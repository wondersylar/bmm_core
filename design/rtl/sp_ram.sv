==> flow/design.v <==
interface APB_BUS
#(
    parameter APB_ADDR_WIDTH = 32,
    parameter APB_DATA_WIDTH = 32
);
    logic [APB_ADDR_WIDTH-1:0]                                        paddr;
    logic [APB_DATA_WIDTH-1:0]                                        pwdata;
    logic                                                             pwrite;
    logic                                                             psel;
    logic                                                             penable;
    logic [APB_DATA_WIDTH-1:0]                                        prdata;
    logic                                                             pready;
    logic                                                             pslverr;
   modport Master
   (
      output      paddr,  pwdata,  pwrite, psel,  penable,
      input       prdata,          pready,        pslverr
   );
   modport Slave
   (
      input      paddr,  pwdata,  pwrite, psel,  penable,
      output     prdata,          pready,        pslverr
   );
endinterface
interface AXI_BUS
#(
    parameter AXI_ADDR_WIDTH = 32,
    parameter AXI_DATA_WIDTH = 64,
    parameter AXI_ID_WIDTH   = 10,
    parameter AXI_USER_WIDTH = 6
);
  localparam AXI_STRB_WIDTH = AXI_DATA_WIDTH/8;
  logic [AXI_ADDR_WIDTH-1:0] aw_addr;
  logic [2:0]                aw_prot;
  logic [3:0]                aw_region;
  logic [7:0]                aw_len;
  logic [2:0]                aw_size;
  logic [1:0]                aw_burst;
  logic                      aw_lock;
  logic [3:0]                aw_cache;
  logic [3:0]                aw_qos;
  logic [AXI_ID_WIDTH-1:0]   aw_id;
  logic [AXI_USER_WIDTH-1:0] aw_user;
  logic                      aw_ready;
  logic                      aw_valid;
  logic [AXI_ADDR_WIDTH-1:0] ar_addr;
  logic [2:0]                ar_prot;
  logic [3:0]                ar_region;
  logic [7:0]                ar_len;
  logic [2:0]                ar_size;
  logic [1:0]                ar_burst;
  logic                      ar_lock;
  logic [3:0]                ar_cache;
  logic [3:0]                ar_qos;
  logic [AXI_ID_WIDTH-1:0]   ar_id;
  logic [AXI_USER_WIDTH-1:0] ar_user;
  logic                      ar_ready;
  logic                      ar_valid;
  logic                      w_valid;
  logic [AXI_DATA_WIDTH-1:0] w_data;
  logic [AXI_STRB_WIDTH-1:0] w_strb;
  logic [AXI_USER_WIDTH-1:0] w_user;
  logic                      w_last;
  logic                      w_ready;
  logic [AXI_DATA_WIDTH-1:0] r_data;
  logic [1:0]                r_resp;
  logic                      r_last;
  logic [AXI_ID_WIDTH-1:0]   r_id;
  logic [AXI_USER_WIDTH-1:0] r_user;
  logic                      r_ready;
  logic                      r_valid;
  logic [1:0]                b_resp;
  logic [AXI_ID_WIDTH-1:0]   b_id;
  logic [AXI_USER_WIDTH-1:0] b_user;
  logic                      b_ready;
  logic                      b_valid;
  modport Master
  (
    output aw_valid, output aw_addr, output aw_prot, output aw_region,
    output aw_len, output aw_size, output aw_burst, output aw_lock,
    output aw_cache, output aw_qos, output aw_id, output aw_user,
    input aw_ready,
    output ar_valid, output ar_addr, output ar_prot, output ar_region,
    output ar_len, output ar_size, output ar_burst, output ar_lock,
    output ar_cache, output ar_qos, output ar_id, output ar_user,
    input ar_ready,
    output w_valid, output w_data, output w_strb,  output w_user, output w_last,
    input w_ready,
    input r_valid, input r_data, input r_resp, input r_last, input r_id, input r_user,
    output r_ready,
    input b_valid, input b_resp, input b_id, input b_user,
    output b_ready
  );
  modport Slave
  (
    input aw_valid, input aw_addr, input aw_prot, input aw_region,
    input aw_len, input aw_size, input aw_burst, input aw_lock,
    input aw_cache, input aw_qos, input aw_id, input aw_user,
    output aw_ready,
    input ar_valid, input ar_addr, input ar_prot, input ar_region,
    input ar_len, input ar_size, input ar_burst, input ar_lock,
    input ar_cache, input ar_qos, input ar_id, input ar_user,
    output ar_ready,
    input w_valid, input w_data, input w_strb, input w_user, input w_last,
    output w_ready,
    output r_valid, output r_data, output r_resp, output r_last, output r_id, output r_user,
    input r_ready,
    output b_valid, output b_resp, output b_id, output b_user,
    input b_ready
  );
endinterface
package bmm_pkg;  
    localparam      REG_ADDR_SIZE  = 5;
    localparam      REG_DATA_WIDTH = 32;
    localparam      ADDR_BITS      = 3;
    localparam      NR_WB_PORTS    = 4;
    localparam      MEM_DEPTH      = 8;
    typedef enum logic[1:0] {
      PRIV_LVL_M = 2'b11,
      PRIV_LVL_S = 2'b01,
      PRIV_LVL_U = 2'b00
    } priv_lvl_t;
    typedef enum logic [3:0] {
        INSTR_ADDR_MISALIGNED = 0,
        INSTR_ACCESS_FAULT    = 1,
        ILLEGAL_INSTR         = 2,   
        BREAKPOINT            = 3,   
        LD_ADDR_MISALIGNED    = 4,
        LD_ACCESS_FAULT       = 5,
        ST_ADDR_MISALIGNED    = 6,
        ST_ACCESS_FAULT       = 7,
        ENV_CALL_UMODE        = 8,  
        ENV_CALL_SMODE        = 9,  
        ENV_CALL_MMODE        = 11,    
        INSTR_PAGE_FAULT      = 12, 
        LOAD_PAGE_FAULT       = 13, 
        STORE_PAGE_FAULT      = 15 
    }ex_cause_t;
    localparam logic [3:0] IRQ_M_SOFT            = 3;   
    localparam logic [3:0] IRQ_M_TIMER           = 7;   
    localparam logic [3:0] IRQ_M_EXT             = 11;   
    typedef enum logic [11:0] {
        CSR_MSTATUS        = 12'h300,
        CSR_MISA           = 12'h301,
        CSR_MIE            = 12'h304,
        CSR_MTVEC          = 12'h305,
        CSR_MCOUNTEREN     = 12'h306,
        CSR_MSCRATCH       = 12'h340,
        CSR_MEPC           = 12'h341,
        CSR_MCAUSE         = 12'h342,
        CSR_MTVAL          = 12'h343,
        CSR_MIP            = 12'h344,
        CSR_MVENDORID      = 12'hF11,
        CSR_MARCHID        = 12'hF12,
        CSR_MIMPID         = 12'hF13,
        CSR_MHARTID        = 12'hF14,
        CSR_MCYCLE         = 12'hB00,
        CSR_MINSTRET       = 12'hB02
    }csr_reg_t;
    typedef struct packed {
        logic [31:25] funct7;
        logic [24:20] rs2;
        logic [19:15] rs1;
        logic [14:12] funct3;
        logic [11:7]  rd;
        logic [6:0]   opcode;
    } rtype_t;
    typedef struct packed {
        logic [31:20] imm;
        logic [19:15] rs1;
        logic [14:12] funct3;
        logic [11:7]  rd;
        logic [6:0]   opcode;
    } itype_t;
    typedef struct packed {
        logic [31:25] imm;
        logic [24:20] rs2;
        logic [19:15] rs1;
        logic [14:12] funct3;
        logic [11:7]  imm0;
        logic [6:0]   opcode;
    } stype_t;
    typedef struct packed {
        logic [31:12] imm;
        logic [11:7]  rd;
        logic [6:0]   opcode;
    } utype_t;
    typedef union packed {
        logic [31:0]   instr;
        rtype_t        rtype;
        itype_t        itype;   
        stype_t        stype;   
        utype_t        utype;   
    } instruction_t;
    typedef enum logic [6:0] {
      OPCODE_LOAD     = 7'b000_0011,  
      OPCODE_STORE    = 7'b010_0011,  
      OPCODE_AUIPC    = 7'b001_0111,  
      OPCODE_LUI      = 7'b011_0111,  
      OPCODE_OP       = 7'b011_0011,  
      OPCODE_OP_IMM   = 7'b001_0011,  
      OPCODE_BRANCH   = 7'b110_0011,  
      OPCODE_JALR     = 7'b110_0111,  
      OPCODE_JAL      = 7'b110_1111,  
      OPCODE_MISC_MEM = 7'b000_1111,  
      OPCODE_SYSTEM   = 7'b111_0011   
    } opcode_e;
    typedef enum logic [5:0] { NONE_OP,
                               ADD, SUB, ADDI,                           
                               XOR, OR, AND, XORI, ORI, ANDI,            
                               SRA, SRL, SLL, SRLI, SLLI, SRAI,          
                               LUI,                                      
                               AUIPC,                                    
                               SLT, SLTU, SLTI, SLTIU,                   
                               BEQ, BNE, BLT, BGE, BLTU, BGEU,  
                               JAL,              
                               JALR,             
                               LB, LH, LW, LHU, LBU,
                               SB, SH, SW,   
                               MUL, MULH, MULHSU, MULHU,
                               DIV, DIVU, REM, REMU,
                               SM4ED, SM4KS, SM3P0, SM3P1,
                               FENCE_I, FENCE,
                               ECALL, EBREAK, 
                               CSRRW, CSRRS, CSRRC, CSRRWI, CSRRSI, CSRRCI,
                               MRET
                             } fu_op_t;
    typedef enum logic[3:0] {
        NONE,       
        LOAD,       
        STORE,      
        ALU,        
        CTRL_FLOW,  
        MULT,       
        CSR        
    } fu_t;
    typedef struct packed {
         ex_cause_t  cause;  
         logic [31:0] tval;   
         logic        vld;
    } exception_t;
    typedef struct packed {
        logic           vld;
        logic [31:0]    ras_data;
    } ras_t;
    typedef struct packed {
        logic               is_mispredict ;     
        logic               instr_jump    ;     
        logic [31:0]        jump_address; 
    } branch_t;
    typedef struct packed {
        logic                     	    valid;        
        logic [31:0]   		            pc;           
        fu_t                      	    fu;           
        fu_op_t                     	op;           
        logic [REG_ADDR_SIZE-1:0]		rs1;          
        logic [REG_ADDR_SIZE-1:0] 		rs2;          
        logic [REG_ADDR_SIZE-1:0] 		rd;           
        logic [31:0]    	            imm;
        logic                           csr_instr;
    } instruction_entry_t;
    typedef struct packed {
        logic [31:0]                pc;             
        logic [ADDR_BITS-1:0]       trans_id;       
        fu_t                        fu;             
        fu_op_t                     op;             
        logic [31:0]    	        imm;
        logic                       csr_instr;
        logic [REG_ADDR_SIZE:0]     rs1;            
        logic [REG_ADDR_SIZE:0]     rs2;            
        logic [REG_ADDR_SIZE-1:0]   rd;             
    } sbd_entry_t;
    typedef struct packed {
        logic [REG_DATA_WIDTH-1:0]  rs1_data;
        logic                       rs1_rdy;        
    } sbd_rs1_t;
    typedef struct packed {
        logic [REG_DATA_WIDTH-1:0]  rs2_data;
        logic                       rs2_rdy;        
    } sbd_rs2_t;
    typedef struct packed {
        logic [REG_DATA_WIDTH-1:0]  result;         
        logic                       rd_vld;
        branch_t                    branch;         
        exception_t                 ex    ;
    } sbd_wb_t;
    typedef struct packed {
        logic  [REG_DATA_WIDTH-1:0]         wb_data ;
        logic                               wb_vld  ;
        logic  [ADDR_BITS-1:0]              trans_id;
    } wb_port_t;
    typedef struct packed {
        fu_t                            fu          ;
        fu_op_t                         operator    ;
        logic [31:0]                    pc          ;
        logic [REG_DATA_WIDTH-1:0]      operand_1   ;
        logic [REG_DATA_WIDTH-1:0]      operand_2   ;
        logic [REG_DATA_WIDTH-1:0]      imm         ;
        logic [ADDR_BITS-1:0]           trans_id    ;
        logic                           valid       ;
    } fu_data_t;
    function automatic logic [31:0] alu_and (logic [31:0] op_a, logic [31:0] op_b ); 
        alu_and = op_a & op_b;
    endfunction
    function automatic logic [31:0] alu_or  (logic [31:0] op_a, logic [31:0] op_b ); 
        alu_or = op_a | op_b;
    endfunction
    function automatic logic [31:0] alu_xor (logic [31:0] op_a, logic [31:0] op_b ); 
        alu_xor = op_a ^ op_b;
    endfunction
    function automatic logic [31:0] alu_sll (logic [31:0] op_a, logic [4:0] op_b ); 
        alu_sll = op_a << op_b;
    endfunction
    function automatic logic [31:0] alu_srl (logic [31:0] op_a, logic [4:0] op_b ); 
        alu_srl = op_a >> op_b;
    endfunction
    function automatic logic [31:0] alu_sra (logic [31:0] op_a, logic [4:0] op_b ); 
        alu_sra = $signed(op_a) >>> op_b;
    endfunction
endpackage
module sp_ram
  #(
    parameter ADDR_WIDTH = 8,
    parameter DATA_WIDTH = 32,
    parameter NUM_BYTES  = 256
  )(
    input  logic                    clk_i,
    input  logic                    en_i,
    input  logic [ADDR_WIDTH-1:0]   addr_i,
    input  logic [DATA_WIDTH-1:0]   wdata_i,
    output logic [DATA_WIDTH-1:0]   rdata_o,
    input  logic                    we_i,
    input  logic [DATA_WIDTH/8-1:0] be_i
  );
  localparam blocks = NUM_BYTES/(DATA_WIDTH/8);
  logic [DATA_WIDTH/8-1:0][7:0] mem[blocks];             
  logic [DATA_WIDTH/8-1:0][7:0] wdata;                   
  logic [ADDR_WIDTH-1-$clog2(DATA_WIDTH/8):0] addr;      
  assign addr = addr_i[ADDR_WIDTH-1:$clog2(DATA_WIDTH/8)];
  genvar w;
  generate for(w = 0; w < DATA_WIDTH/8; w++)
      assign wdata[w] = wdata_i[(w+1)*8-1:w*8];
  endgenerate
  always @(posedge clk_i) begin
    if (en_i && we_i) begin
      for (int unsigned i = 0; i < DATA_WIDTH/8; i++) begin
        if (be_i[i])
          mem[addr][i] <= wdata[i];
      end
    end
  end
  assign rdata_o = mem[addr];
endmodule
# Tool chain data of sp_ram
# What the tools print for sp_ram, step after step.
# Lines are those of the file above, counted from 1.
# A cell with - has no value.
[setup] design="sp_ram" clock_port="clk_i" cell_library="sky130hd" pvt_corner="tt_025C_1v80"

# Word level
# Counts by Yosys on the flattened word-level netlist (proc, flatten, opt, wreduce; memories kept). Register bits leave out memories and registers merged into their read ports (data or address); mux counts leave out enables and synchronous resets folded into registers. Print and check cells are left out. Cells with the same type and inputs are merged into one.
# Yosys's memory passes give these memory sizes; they may raise the number of words (mostly to a power of two), join words into wider ones and drop unused or constant bits.
[classes] n_mul=0 shift=0 addsub=0 eq_ne=0 logic=0 n_cmp=0 n_mux=16 div=0 n_reduce_logical=1
[ops] operator="2-to-1 mux 32 bit" count=8
[ops] operator="2-to-1 mux 1 bit" count=8
[ops] operator="logical AND 1 bit" count=1
[bits] ram_bits=2048 mem_bits_ro=0 memories=1 regBits=0 latchBits=0 out_inout_bits=32 inputBits=47 word_cells=18 clocked_rd_ports_x_width=0
[mem_list] name="mem" words=64 width=32 read_ports=1 wr=1 line_no=336 text="logic [DATA_WIDTH/8-1:0][7:0] mem[blocks];"

# Depth
# Depth = most cells in a row (Yosys ltp): at word level without a register or memory, in the mapped netlist without a sequential cell, where the memories' decode and read muxes count.
[depth] depth_word=2 abc_area=0 ltp_mapped=11

# After synthesis
# Yosys stat after the flow's synthesis: flattened, memories mapped to cells. It holds for the ABC_AREA given above (unset counts as 0); a run with the other value may have another netlist.
# The area totals of this step are shown rounded.
[mapped] ffs=2048 cells=4564 buf_cells=327 sequential_area_mm2=0.0615 yosys_area_mm2=0.0792
[by_type] cell_type="sky130_fd_sc_hd__edfxtp_1" count=2048 area_total_um2=6.15E+04
[by_type] cell_type="sky130_fd_sc_hd__mux2i_1" count=287 area_total_um2=2.87E+03
[by_type] cell_type="sky130_fd_sc_hd__a22oi_1" count=281 area_total_um2=2.11E+03
[by_type] cell_type="sky130_fd_sc_hd__a221oi_1" count=178 area_total_um2=1.56E+03
[by_type] cell_type="sky130_fd_sc_hd__nor2_1" count=401 area_total_um2=1.51E+03
[by_type] cell_type="sky130_fd_sc_hd__mux4_2" count=66 area_total_um2=1.49E+03
[by_type] cell_type="sky130_fd_sc_hd__mux2_2" count=114 area_total_um2=1.28E+03
[by_type] cell_type="sky130_fd_sc_hd__a21oi_1" count=182 area_total_um2=910.874
[by_type] cell_type="sky130_fd_sc_hd__o22ai_1" count=113 area_total_um2=706.928
[by_type] cell_type="sky130_fd_sc_hd__buf_2" count=115 area_total_um2=575.552
[by_type] cell_type="sky130_fd_sc_hd__o21ai_0" count=100 area_total_um2=500.48
[by_type] cell_type="sky130_fd_sc_hd__clkbuf_1" count=128 area_total_um2=480.461
[by_type] cell_type="sky130_fd_sc_hd__nand2_1" count=127 area_total_um2=476.707
[by_type] cell_type="sky130_fd_sc_hd__a31oi_1" count=54 area_total_um2=337.824
[by_type] cell_type="sky130_fd_sc_hd__o221ai_1" count=36 area_total_um2=315.302
[by_type] cell_type="sky130_fd_sc_hd__buf_6" count=25 area_total_um2=281.52
[by_type] cell_type="sky130_fd_sc_hd__a22o_1" count=29 area_total_um2=253.994
[by_type] cell_type="sky130_fd_sc_hd__buf_4" count=32 area_total_um2=240.23
# Not listed: further types 41, cells in them 248.

# Path before layout
# Source: OpenSTA report_checks on the synthesized netlist (no wires, ideal clock, input and output delay 20% of the period each), path of least setup slack; recovery checks are left aside. Register names are those of the netlist, which keeps one name where synthesis merged equal registers.
[synth_path] path_type="in2out" start="in addr_i[4]" end="out rdata_o[24]" arrival_ps=2292 driving_pins=10 path_delay_ps=1634 output_delay_ps=658 n_path_buf=4 tclk_ps=3290 path_slack_ps=340 input_delay_ps=658 synth_period_reached_ps=2950
# "path_delay_ps" is the arrival time less input delay plus setup time.
# A path that ends at an output port has no setup time.
# "driving_pins": output pins that drive a net of the path, with the launching flip-flop's if there is one; two outputs of one cell count as two.
# "synth_period_reached_ps" is the clock period less the worst setup slack; recovery checks do not enter. This is arithmetic on one report: input and output delays are still those of the set period (20% each).
# Between the ends stands the longest chain of elaborated cells between them, by number of cells; it is not shown to be the way that was timed. Of several equally long chains one is given.
# A line is the first line of the expression or statement that the cell stems from. Yosys adds cells for indexed reads and writes and turns some case tables into memories.
# The chain passes a memory read, where the word-level depth is cut; so it can be longer than that depth.
[synth_between] cell_sequence="sky130_fd_sc_hd__buf_6 > sky130_fd_sc_hd__buf_6 > sky130_fd_sc_hd__buf_2 > sky130_fd_sc_hd__buf_2 > sky130_fd_sc_hd__mux2i_1 > sky130_fd_sc_hd__nor2_1 > sky130_fd_sc_hd__a21oi_1 > sky130_fd_sc_hd__o221ai_1 > sky130_fd_sc_hd__a221oi_1 > sky130_fd_sc_hd__nand4_1" elab_chain_cells=1 cone_cells=1 classes_between="1 x memory"
[synth_rtl] item="start: declaration" line_no=329 text="input  logic [ADDR_WIDTH-1:0]   addr_i,"
[synth_rtl] item="memory (64 x 32 bit)" line_no=336 text="logic [DATA_WIDTH/8-1:0][7:0] mem[blocks];"
[synth_rtl] item="end: declaration" line_no=331 text="output logic [DATA_WIDTH-1:0]   rdata_o,"

# Path in the finished layout
# Path of least setup slack in the final report of stored run 2 (OpenROAD, finished layout, wires in). Where an end is a register, its clock arrival counts in the times.
# The path's times are printed in steps of 10 ps; the period is the one set.
[layout_path] path_type="reg2out" start="mem mem[59]" end="out rdata_o[28]" n_path_buf=3 path_slack_ps=-930 tclk_ps=3070 output_delay_ps=610 arrival_ps=3390 driving_pins=9
# Where an end lacks its bit number, it is one bit of the signal, or one of the new flip-flops if synthesis recoded a state register.
# Between the ends stands the longest chain of elaborated cells between them, by number of cells; it is not shown to be the way that was timed. Of several equally long chains one is given.
# The chain passes a memory read, where the word-level depth is cut; so it can be longer than that depth.
[layout_between] cell_sequence="sky130_fd_sc_hd__edfxtp_1 > sky130_fd_sc_hd__mux2_4 > sky130_fd_sc_hd__a221oi_2 > sky130_fd_sc_hd__buf_4 > sky130_fd_sc_hd__o21ai_4 > sky130_fd_sc_hd__a221oi_4 > sky130_fd_sc_hd__nand4_1 > sky130_fd_sc_hd__buf_4 > sky130_fd_sc_hd__buf_6" elab_chain_cells=1 cone_cells=1 classes_between="1 x memory"
[layout_rtl] item="start: declaration" line_no=336 text="logic [DATA_WIDTH/8-1:0][7:0] mem[blocks];"
[layout_rtl] item="memory (64 x 32 bit)" line_no=336
[layout_rtl] item="end: declaration" line_no=331 text="output logic [DATA_WIDTH-1:0]   rdata_o,"

## Implementation results

sp_ram through Yosys and OpenROAD on sky130hd: 2 stored runs, unordered, with their settings and measured results. The constraints put input and output delay at 20% of the set period each and load the outputs with 0.01 pF.
By "achieved clock period" is meant the clock period of the run minus its worst setup slack. This is arithmetic on one report: input and output delays are still those of the set period (20% each).
"worst setup path time" means the part of the period allowed to the worst setup path (the constraints hold back 20% at inputs and 20% at outputs) less its slack; where the path has registers, the arrival times of their clocks count too.
By "power" is meant OpenSTA's value without simulated activity: inputs other than the clock are taken to toggle once in ten clock periods, and the tool carries that through the logic.
"worst setup path time" is given in steps of 10 ps.
The measured numbers are rounded.
[stored run 1] settings: period_ns=2.5, CORE_UTILIZATION=66, CORE_MARGIN=3, CELL_PAD_IN_SITES_GLOBAL_PLACEMENT=3, ABC_AREA=1, CTS_CLUSTER_DIAMETER=253, CAP_MARGIN=20, SLEW_MARGIN=20
[stored run 1] result: did not finish, placement stopped with GPL-0301
[stored run 2] settings: period_ns=3.07, CORE_UTILIZATION=30, CAP_MARGIN=20, CORE_MARGIN=2, SLEW_MARGIN=20
[stored run 2] result: chip area after synthesis (Yosys) 0.0792 mm^2, die area 0.268 mm^2, standard-cell area of the final layout 0.103 mm^2, utilization 0.391, worst setup slack after layout -931 ps, total negative slack -15800 ps, worst hold slack 44 ps, power 59400 uW, achieved clock period 4001 ps, worst setup path time 3390 ps, worst setup path kind reg2out
